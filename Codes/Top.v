==> flow/design.v <==
module Top(input[7:0] dataa,datab,
           input start, reset_a,clk,
           output wire done_flag,
			  output wire[15:0] product8by8_out,
			  output wire  seg_a,seg_b,seg_c,seg_d,seg_e,seg_f,seg_g);
wire clk_ena,sclr_n;
wire[1:0] count,sel,shift;
wire[2:0] state_out;			  
wire[7:0] product;
wire[15:0] shift_out,sum;
wire[3:0] aout,bout;		  
mult_control mult_control_ins(.clk(clk),.reset_a(reset_a),.start(start),.count(count),.input_sel(sel),.shift_sel(shift),.done(done_flag),.state_out(state_out),.clk_ena(clk_ena),.sclr_n(sclr_n));
counter counter_ins(.clk(clk),.aclr_n(!start),.count_out(count));
shifter shifter_ins(.inp(product),.shift_cntrl(shift),.shift_out(shift_out));
adder adder_ins(.dataa(shift_out),.datab(product8by8_out),.sum(sum));
mult4x4 mult4x4_ins(.dataa(aout[3:0]),.datab(bout[3:0]),.product(product));
reg16 reg16_ins(.clk(clk),.sclr_n(sclr_n),.clk_ena(clk_ena),.datain(sum),.reg_out(product8by8_out));
mux4 mux4_ins1(.mux_in_a(dataa[3:0]),.mux_in_b(dataa[7:4]),.mux_sel(sel[1]),.mux_out(aout));
mux4 mux4_ins2(.mux_in_a(datab[3:0]),.mux_in_b(datab[7:4]),.mux_sel(sel[0]),.mux_out(bout));
seven_segment_cntrl seven_segment_cntrl_ins(.in(state_out),
                                            .seg_a(seg_a),
														  .seg_b(seg_b),
														  .seg_c(seg_c),
														  .seg_d(seg_d),
														  .seg_e(seg_e),
														  .seg_f(seg_f),
														  .seg_g(seg_g) );
endmodule 
module TB();
reg[7:0] dataa,datab;
reg start, reset_a,clk;
wire done_flag;
wire[15:0] product8by8_out;
wire seg_a,seg_b,seg_c,seg_d,seg_e,seg_f,seg_g;
initial begin 
reset_a=0;
#10
reset_a=1;
dataa=10;
datab=20;
#10
reset_a=0;
#10
clk=0;
start=1;
#10
  clk=1;
  #10
  clk=0;
  #10
  start=0;
  #10
  clk=1;
  #10
  clk=0;
  #10
  start=0;
  #10
  clk=1;
  #10
  clk=0;
  #10
  #10
  start=0;
  #10
  clk=1;
  #10
  clk=0;
  #10
  #10
  start=0;
  #10
  clk=1;
  #10
  clk=0;
  #10
  #10
  start=0;
   #10
  clk=1;
  #10
  clk=0;
end
Top Top_test(.dataa(dataa),
             .datab(datab),
				 .start(start),
				 .reset_a(reset_a),
				 .clk(clk),
				 .done_flag(done_flag),
				 .product8by8_out(product8by8_out),
				 .seg_a(seg_a),
				 .seg_b(seg_b),
				 .seg_c(seg_c),
				 .seg_d(seg_d),
				 .seg_e(seg_e),
				 .seg_f(seg_f),
				 .seg_g(seg_g) );
endmodule 
module adder(input[15:0] dataa,datab,output[15:0] sum);
assign sum = dataa + datab;
endmodule 
module counter(input clk, aclr_n,output reg[1:0] count_out );
always@(posedge clk) 
begin 
    if(!aclr_n)
		  count_out=0;
	 else 
		  count_out = count_out+1;
end
endmodule 
module mult4x4(
    input  [3:0] dataa, datab,
    output  [7:0] product
    );
    assign product = dataa * datab;
endmodule
module mult_control #(
                      parameter idle=3'b000,
							 parameter lsb=3'b001,
							 parameter mid=3'b010,
							 parameter msb=3'b011,
							 parameter calc_done=3'b100,
							 parameter err =3'b101
							 )
                   (
						  input clk,start,reset_a,
                    input[1:0] count,
                    output  clk_ena,done,sclr_n,
                    output [1:0] input_sel,shift_sel,
                    output reg[2:0] state_out );
  reg[2:0] curr_state,next_state;
  reg curr_clk_ena,next_clk_ena,
      curr_done,next_done,
		curr_sclr_n,next_sclr_n;
  reg[1:0] curr_input_sel,next_input_sel,
           curr_shift_sel,next_shift_sel;
  assign clk_ena = curr_clk_ena;
  assign done = curr_done;
  assign sclr_n = curr_sclr_n;
  assign input_sel = curr_input_sel; 
  assign shift_sel = curr_shift_sel ;
  always@(posedge clk,posedge reset_a) begin 
    if(reset_a)begin 
		 curr_state=idle;
	    curr_done<=0;
		 curr_sclr_n<=1;
		 curr_input_sel<=2'bxx;
		 curr_shift_sel<=2'bxx;
	    curr_clk_ena<=0;
	 end
	 else begin 
		 curr_state<=next_state;
	    curr_done<=next_done;
		 curr_sclr_n<=next_sclr_n;
		 curr_input_sel<=next_input_sel;
		 curr_shift_sel<=next_shift_sel;
	    curr_clk_ena<=next_clk_ena;	 
	 end
  end
  always@(start,count,curr_state) begin 
  		 next_state=curr_state;
	    next_done=curr_done;
		 next_sclr_n=curr_sclr_n;
		 next_input_sel=curr_input_sel;
		 next_shift_sel=curr_shift_sel;
	    next_clk_ena=curr_clk_ena;	 
     case(curr_state) 
	     idle: begin 
				  if(!start)begin
  		               next_state=idle;
	                  next_done=0;
		               next_sclr_n=1;
		               next_input_sel=2'bxx;
		               next_shift_sel=2'bxx;
	                  next_clk_ena=0;	 
				  end
				  else if(start) begin 
  		               next_state=lsb;
	                  next_done=0;
		               next_sclr_n=0;
		               next_input_sel=2'bxx;
		               next_shift_sel=2'bxx;
	                  next_clk_ena=1;	 
              end		
		  end
	     lsb: begin 
				  if(start==0 && count==2'b00)begin
  		               next_state=mid;
	                  next_done=0;
		               next_sclr_n=1;
		               next_input_sel=2'b00;
		               next_shift_sel=2'b00;
	                  next_clk_ena=1;	 
				  end
				  else  begin 
  		               next_state=err;
	                  next_done=0;
		               next_sclr_n=1;
		               next_input_sel=2'bxx;
		               next_shift_sel=2'bxx;
	                  next_clk_ena=0;	 
              end		
		  end
	     mid: begin 
				  if(!start && count==1)begin
  		               next_state=mid;
	                  next_done=0;
		               next_sclr_n=1;
		               next_input_sel=2'b01;
		               next_shift_sel=2'b01;
	                  next_clk_ena=1;	 
				  end
				  else if(!start && count==2) begin 
  		               next_state=msb;
	                  next_done=0;
		               next_sclr_n=1;
		               next_input_sel=2'b10;
		               next_shift_sel=2'b01;
	                  next_clk_ena=1;	 
              end		
				  else  begin 
  		               next_state=err;
	                  next_done=0;
		               next_sclr_n=1;
		               next_input_sel=2'bXX;
		               next_shift_sel=2'bXX;
	                  next_clk_ena=0;	 
              end		
		  end
	     msb: begin 
				  if(!start && count==3)begin
  		               next_state=calc_done;
	                  next_done=0;
		               next_sclr_n=1;
		               next_input_sel=2'b11;
		               next_shift_sel=2'b10;
	                  next_clk_ena=1;	 
				  end
				  else  begin 
  		               next_state=err;
	                  next_done=0;
		               next_sclr_n=1;
		               next_input_sel=2'bxx;
		               next_shift_sel=2'bxx;
	                  next_clk_ena=0;	 
              end		
		  end	
	     calc_done: begin 
				  if(!start)begin
  		               next_state=idle;
	                  next_done=1;
		               next_sclr_n=1;
		               next_input_sel=2'bxx;
		               next_shift_sel=2'bxx;
	                  next_clk_ena=0;	 
				  end
				  else  begin 
  		               next_state=err;
	                  next_done=0;
		               next_sclr_n=1;
		               next_input_sel=2'bxx;
		               next_shift_sel=2'bxx;
	                  next_clk_ena=0;	 
              end		
		  end		
	     err: begin 
				  if(start)begin
  		               next_state=lsb;
	                  next_done=0;
		               next_sclr_n=0;
		               next_input_sel=2'bxx;
		               next_shift_sel=2'bxx;
	                  next_clk_ena=1;	 
				  end
				  else  begin 
  		               next_state=err;
	                  next_done=0;
		               next_sclr_n=1;
		               next_input_sel=2'bxx;
		               next_shift_sel=2'bxx;
	                  next_clk_ena=0;	 
              end		
		  end		
	  endcase
  end
  always@(curr_state) begin 
	  state_out=curr_state;
  end
  endmodule 
module mux4(input[3:0] mux_in_a,mux_in_b,input mux_sel, output [3:0] mux_out );
assign mux_out = mux_sel ? mux_in_b : mux_in_a;
endmodule 
module reg16(
input [15:0]datain,
input  clk,sclr_n,clk_ena,
output reg [15:0]reg_out
);
always@(posedge clk)
 begin
  if(clk_ena==1'b1&sclr_n==1'b0)
     reg_out<=4'h0000;
  else if(clk_ena==1'b1&sclr_n==1'b1)
     reg_out<=datain;
  else
     reg_out<=reg_out;
 end
endmodule
module seven_segment_cntrl
(
  input [2:0] in,
  output reg seg_a,seg_b,seg_c,seg_d,seg_e,seg_f,seg_g
                              );
reg [6:0] seg;
always @(*)
begin
seg={seg_a,seg_b,seg_c,seg_d,seg_e,seg_f,seg_g};
  case(in)
           3'b000: seg=7'b1111110;
           3'b001: seg=7'b0110000;
           3'b010: seg=7'b1101101;
           3'b011: seg=7'b1111001;
          default: seg=7'b1001111; 
  endcase
{seg_a,seg_b,seg_c,seg_d,seg_e,seg_f,seg_g}=seg;
end
endmodule
module shifter(
    input [7:0] inp,
    input [1:0] shift_cntrl,
    output reg [15:0] shift_out 
    );
    always@(inp, shift_cntrl)
     begin
    case(shift_cntrl)
    2'b00: shift_out = inp;         
    2'b01: shift_out = inp << 4 ;  
    2'b10: shift_out = inp << 8 ;  
    2'b11: shift_out = inp;        
    default: shift_out = 16'bx;
    endcase
    end
endmodule
== Reports on Top ==
Tool output for the design above, in the order of the flow.
Lines are those of the file above, counted from 1.
Cell names lack the library's common part.
A cell with n/a has no value.
Set-up
  design top: Top
  clock port: clk
  cell library: sky130hd
  library corner: tt_025C_1v80

== Elaborated design ==
Counts by Yosys on the flattened word-level netlist (proc, flatten, opt, wreduce; memories kept). Register bits leave out memories and registers merged into their read ports (data or address). Print and check cells are left out.
Storage and ports
  flip-flop bits (word level): 28
  output and inout bits: 24
  elaborated cells: 73
Operators by class
  $add $sub $neg: 2
  multipliers: 1
  eq/ne operators: 11
  multiplexer cells: 30
  bitwise gates (word level): 4
  reduce/logical cells: 17
Operator list (number)
  case mux 16 bit (select 3 bit): 1
  multiplier 4 x 4 -> 8 bit: 1
  case mux 7 bit (select 4 bit): 1
  case mux 3 bit (select 6 bit): 1
  adder 16 bit: 1
  two-way mux 3 bit: 5
  two-way mux 2 bit: 7
  case mux 2 bit (select 3 bit): 2
  equality test 2 bit with constant B: 4
  two-way mux 4 bit: 2
  two-way mux 1 bit: 8
  equality test 3 x 2 -> 1 bit with constant B: 2
  equality test 3 bit with constant B: 2
  nonzero test 6 bit: 1
  OR reduction 5 bit: 1
  case mux 1 bit (select 5 bit): 1
  logical AND 1 bit: 4
  equality test 2 x 1 -> 1 bit with constant B: 2
  logical NOT 2 bit: 2
  OR reduction 2 bit: 2
  nonzero test 4 bit: 1
  OR reduction 4 bit: 1
  case mux 1 bit (select 2 bit): 2
  equality test 3 x 1 -> 1 bit with constant B: 1
  logical NOT 3 bit: 1
  nonzero test 3 bit: 1
  OR reduction 3 bit: 1
  bitwise AND 1 bit: 2
Not listed: further kinds 4, cells in them 5.

== Longest topological paths ==
Longest topological path by Yosys (ltp), each cell counted once; first at word level (registers and memories cut), then after technology mapping (sequential cells cut; the memories' decode and read muxes count).
Logic depth
  depth in word-level cells: 5
  ABC_AREA: 0
  depth in mapped cells: 20
  depth with buffers taken out: 19

== Mapped cells and area ==
Source: synth_stat.txt of the flow (Yosys; design flattened, memories mapped). It holds for the ABC_AREA given above (unset counts as 0); a run with the other value may have another netlist.
Synthesis totals
  cell count: 296
  mapped area: 2653.8 sq um
  flip-flops: 31
  buffers: 9
Cells by type (number)
  ha_1: 32
  dfxtp_1: 18
  dfrtp_1: 11
  fa_1: 5
  a22o_1: 11
  mux2i_1: 9
  inv_1: 23
  nor2_1: 23
  xnor2_1: 9
  a21o_1: 9
  a21oi_1: 13
  and2_1: 10
  nand2_1: 16
  o21ai_0: 12
  dfstp_2: 2
  a221o_1: 5
  or2_2: 8
  a211o_1: 5
Not listed: further types 42, cells in them 75.
By module: a second synthesis without flattening, with its own total; a netlist apart from the flattened one above.
Unflattened totals
  cells (unflattened synthesis): 338
  area total of the unflattened synthesis: 2851.5 sq um
Each row is one instance without its submodules.
Modules
  adder: instances 1, cells 107, area 853.3 sq um
  reg16: instances 1, cells 69, area 579.3 sq um
  mult_control: instances 1, cells 57, area 549.3 sq um
  mult4x4: instances 1, cells 51, area 447.9 sq um
  shifter: instances 1, cells 32, area 212.7 sq um
  mux4: instances 2, cells 4, area 45.0 sq um
  counter: instances 1, cells 5, area 63.8 sq um
  seven_segment_cntrl: instances 1, cells 8, area 51.3 sq um
  Top: instances 1, cells 1, area 3.8 sq um

== Worst setup path after synthesis ==
Path of least setup slack by OpenSTA after synthesis, without wires, with an ideal clock, recovery checks aside; 20% of the period is set as input and as output delay. Where synthesis merged equal registers, the netlist keeps one of their names.
Path post-synthesis
  kind: input -> register
  from: input port datab[7]
  to: register reg16_ins.reg_out[13]
  clock period: 5.19 ns
  external input delay: 1.038 ns
  library setup time: 0.116 ns
  time at the first pin: 1.038 ns
  data arrival time: 5.334 ns
  required time: 5.074 ns
  slack: -0.260 ns
  path delay: 4.412 ns
  driving pins on the path: 18
  synthesis period reached: 5.45 ns
"path delay" = arrival - input delay + setup time.
"driving pins on the path" counts driving pins, that of a launching flip-flop among them; a cell with two outputs on the path counts twice.
"synthesis period reached" is the clock period less the worst setup slack; recovery checks do not enter. This is arithmetic on one report: input and output delays are still those of the set period (20% each).
The rows between start and end are the longest chain of elaborated cells between them; the timing report does not say that the signal goes this way. Where chains are equally long, one stands for them.
Each line given opens the expression or statement behind the cell; cells for indexed reads and writes are added by Yosys, which also makes memories of some case tables.
A register here has more assigning lines than the two given.
On the way, post-synthesis
  cell sequence: mux2i_1 > or2_2 > fa_1 > inv_1 > fa_1 > ha_1 > a21o_1 > a21oi_1 > xnor2_1 > nand2_1 > o21ai_0 > ha_1 > and2_4 > or3b_4 > a31o_1 > a2111o_1 > a21o_1 > a41o_1
  cells in the longest elaborated chain: 4
  elaborated cells between the ends (all ways): 4
  source lines of those cells: 4
Ends and longest elaborated chain, post-synthesis
  start, declared: RTL line 1  | module Top(input[7:0] dataa,datab,
  two-way mux 4 bit: RTL line 291  | assign mux_out = mux_sel ? mux_in_b : mux_in_a;
  multiplier 4 x 4 -> 8 bit: RTL line 115
  case mux 16 bit (select 3 bit): RTL line 334  | case(shift_cntrl)
  adder 16 bit: RTL line 100  | assign sum = dataa + datab;
  end, assigned: RTL line 303  | reg_out<=datain;
  end, assigned: RTL line 305  | reg_out<=reg_out;
  end, declared: RTL line 296  | output reg [15:0]reg_out

== Path in the finished layout ==
From the final timing report of flow run 2: the path of least setup slack in the routed layout; clock arrival at registers is part of the times.
Path post-layout
  kind: input -> register
  from: input port datab[7]
  to: register reg16_ins.reg_out[13]
  clock period: 6.15 ns
  external input delay: 1.23 ns
  library setup time: 0.10 ns
  time at the first pin: 1.23 ns
  data arrival time: 6.11 ns
  required time: 6.34 ns
  slack: 0.24 ns
  driving pins on the path: 19
The rows between start and end are the longest chain of elaborated cells between them; the timing report does not say that the signal goes this way. Where chains are equally long, one stands for them.
A register here has more assigning lines than the two given.
On the way, post-layout
  cell sequence: clkdlybuf4s50_1 > mux2i_1 > or2_2 > fa_1 > inv_1 > fa_1 > ha_1 > a21o_1 > a21oi_1 > xnor2_1 > nand2_1 > o21ai_0 > ha_1 > and2_4 > or3b_4 > a31o_1 > a2111o_1 > a21o_1 > a41o_1
  cells in the longest elaborated chain: 4
  elaborated cells between the ends (all ways): 4
  source lines of those cells: 4
Ends and longest elaborated chain, post-layout
  start, declared: RTL line 1  | module Top(input[7:0] dataa,datab,
  two-way mux 4 bit: RTL line 291  | assign mux_out = mux_sel ? mux_in_b : mux_in_a;
  multiplier 4 x 4 -> 8 bit: RTL line 115
  case mux 16 bit (select 3 bit): RTL line 334  | case(shift_cntrl)
  adder 16 bit: RTL line 100  | assign sum = dataa + datab;
  end, assigned: RTL line 303  | reg_out<=datain;
  end, assigned: RTL line 305  | reg_out<=reg_out;
  end, declared: RTL line 296  | output reg [15:0]reg_out

Module Top, platform sky130hd: 2 stored runs of the flow (Yosys, OpenROAD) with differing settings, in no particular order. Input and output delays are each 20% of the period that was set; the output load is 0.01 pF.
"achieved clock period (ns)" = clock period - worst setup slack. The figure is calculated, with input and output delays left at 20% of the set period.
"worst setup path time (ns)" means the part of the period allowed to the worst setup path (the constraints hold back 20% at inputs and 20% at outputs) less its slack; where the path has registers, the arrival times of their clocks count too.
"finish__power__total" rests on the timing tool's default activity at the inputs, not on a simulated workload.

Flow files of flow run 1
==> flow/run.sh <==
#!/bin/bash
# the make line also repeats the synthesis and layout settings of config.mk as NAME=value (left out here)
make -C /OpenROAD-flow-scripts/flow DESIGN_CONFIG=/design/flow/config.mk WORK_HOME=/design/flow/orfs CLKGATE_MAP_FILE= finish
==> flow/config.mk <==
export PLATFORM = sky130hd
export DESIGN_NAME = Top
export DESIGN_NICKNAME = Top
export VERILOG_FILES = /design/flow/design.v
export SDC_FILE = /design/flow/constraint.sdc
export NUM_CORES = 4
export LEC_CHECK = 0
export ABC_AREA = 1
export CAP_MARGIN = 20
export CORE_MARGIN = 9
export CORE_UTILIZATION = 69
export GPL_TIMING_DRIVEN = 1
export MAX_ROUTING_LAYER = met4
export MIN_ROUTING_LAYER = met1
export PLACE_DENSITY_LB_ADDON = 0.01
export SETUP_SLACK_MARGIN = 1.24
export SLEW_MARGIN = 20
==> flow/constraint.sdc <==
create_clock -name core_clock -period 4.39 [get_ports {clk}]
set_input_delay 0.8780 -clock core_clock [delete_from_list [all_inputs] [get_ports {clk}]]
set_output_delay 0.8780 -clock core_clock [all_outputs]
set_load 0.01 [all_outputs]

report of flow run 1: did not finish, cts, DPL-0038

Flow files of flow run 2
==> flow/run.sh <==
#!/bin/bash
# the make line also repeats the synthesis and layout settings of config.mk as NAME=value (left out here)
make -C /OpenROAD-flow-scripts/flow DESIGN_CONFIG=/design/flow/config.mk WORK_HOME=/design/flow/orfs CLKGATE_MAP_FILE= finish
==> flow/config.mk <==
export PLATFORM = sky130hd
export DESIGN_NAME = Top
export DESIGN_NICKNAME = Top
export VERILOG_FILES = /design/flow/design.v
export SDC_FILE = /design/flow/constraint.sdc
export NUM_CORES = 4
export LEC_CHECK = 0
export CAP_MARGIN = 20
export CORE_MARGIN = 2
export CORE_UTILIZATION = 40
export SETUP_SLACK_MARGIN = -0.36
export SLEW_MARGIN = 20
==> flow/constraint.sdc <==
create_clock -name core_clock -period 6.15 [get_ports {clk}]
set_input_delay 1.2300 -clock core_clock [delete_from_list [all_inputs] [get_ports {clk}]]
set_output_delay 1.2300 -clock core_clock [all_outputs]
set_load 0.01 [all_outputs]

report of flow run 2
yosys chip area after synthesis (um^2): 2653.8
finish__design__die__area: 7301.7
finish__design__instance__area__stdcell: 3405.8
finish__design__instance__utilization: 0.5333
finish__timing__setup__ws: 0.236
finish__timing__setup__tns: 0.000
finish__timing__hold__ws: 0.463
finish__power__total: 1.385e-03
achieved clock period (ns): 5.914
worst setup path time (ns): 4.68
worst setup path kind: input -> register
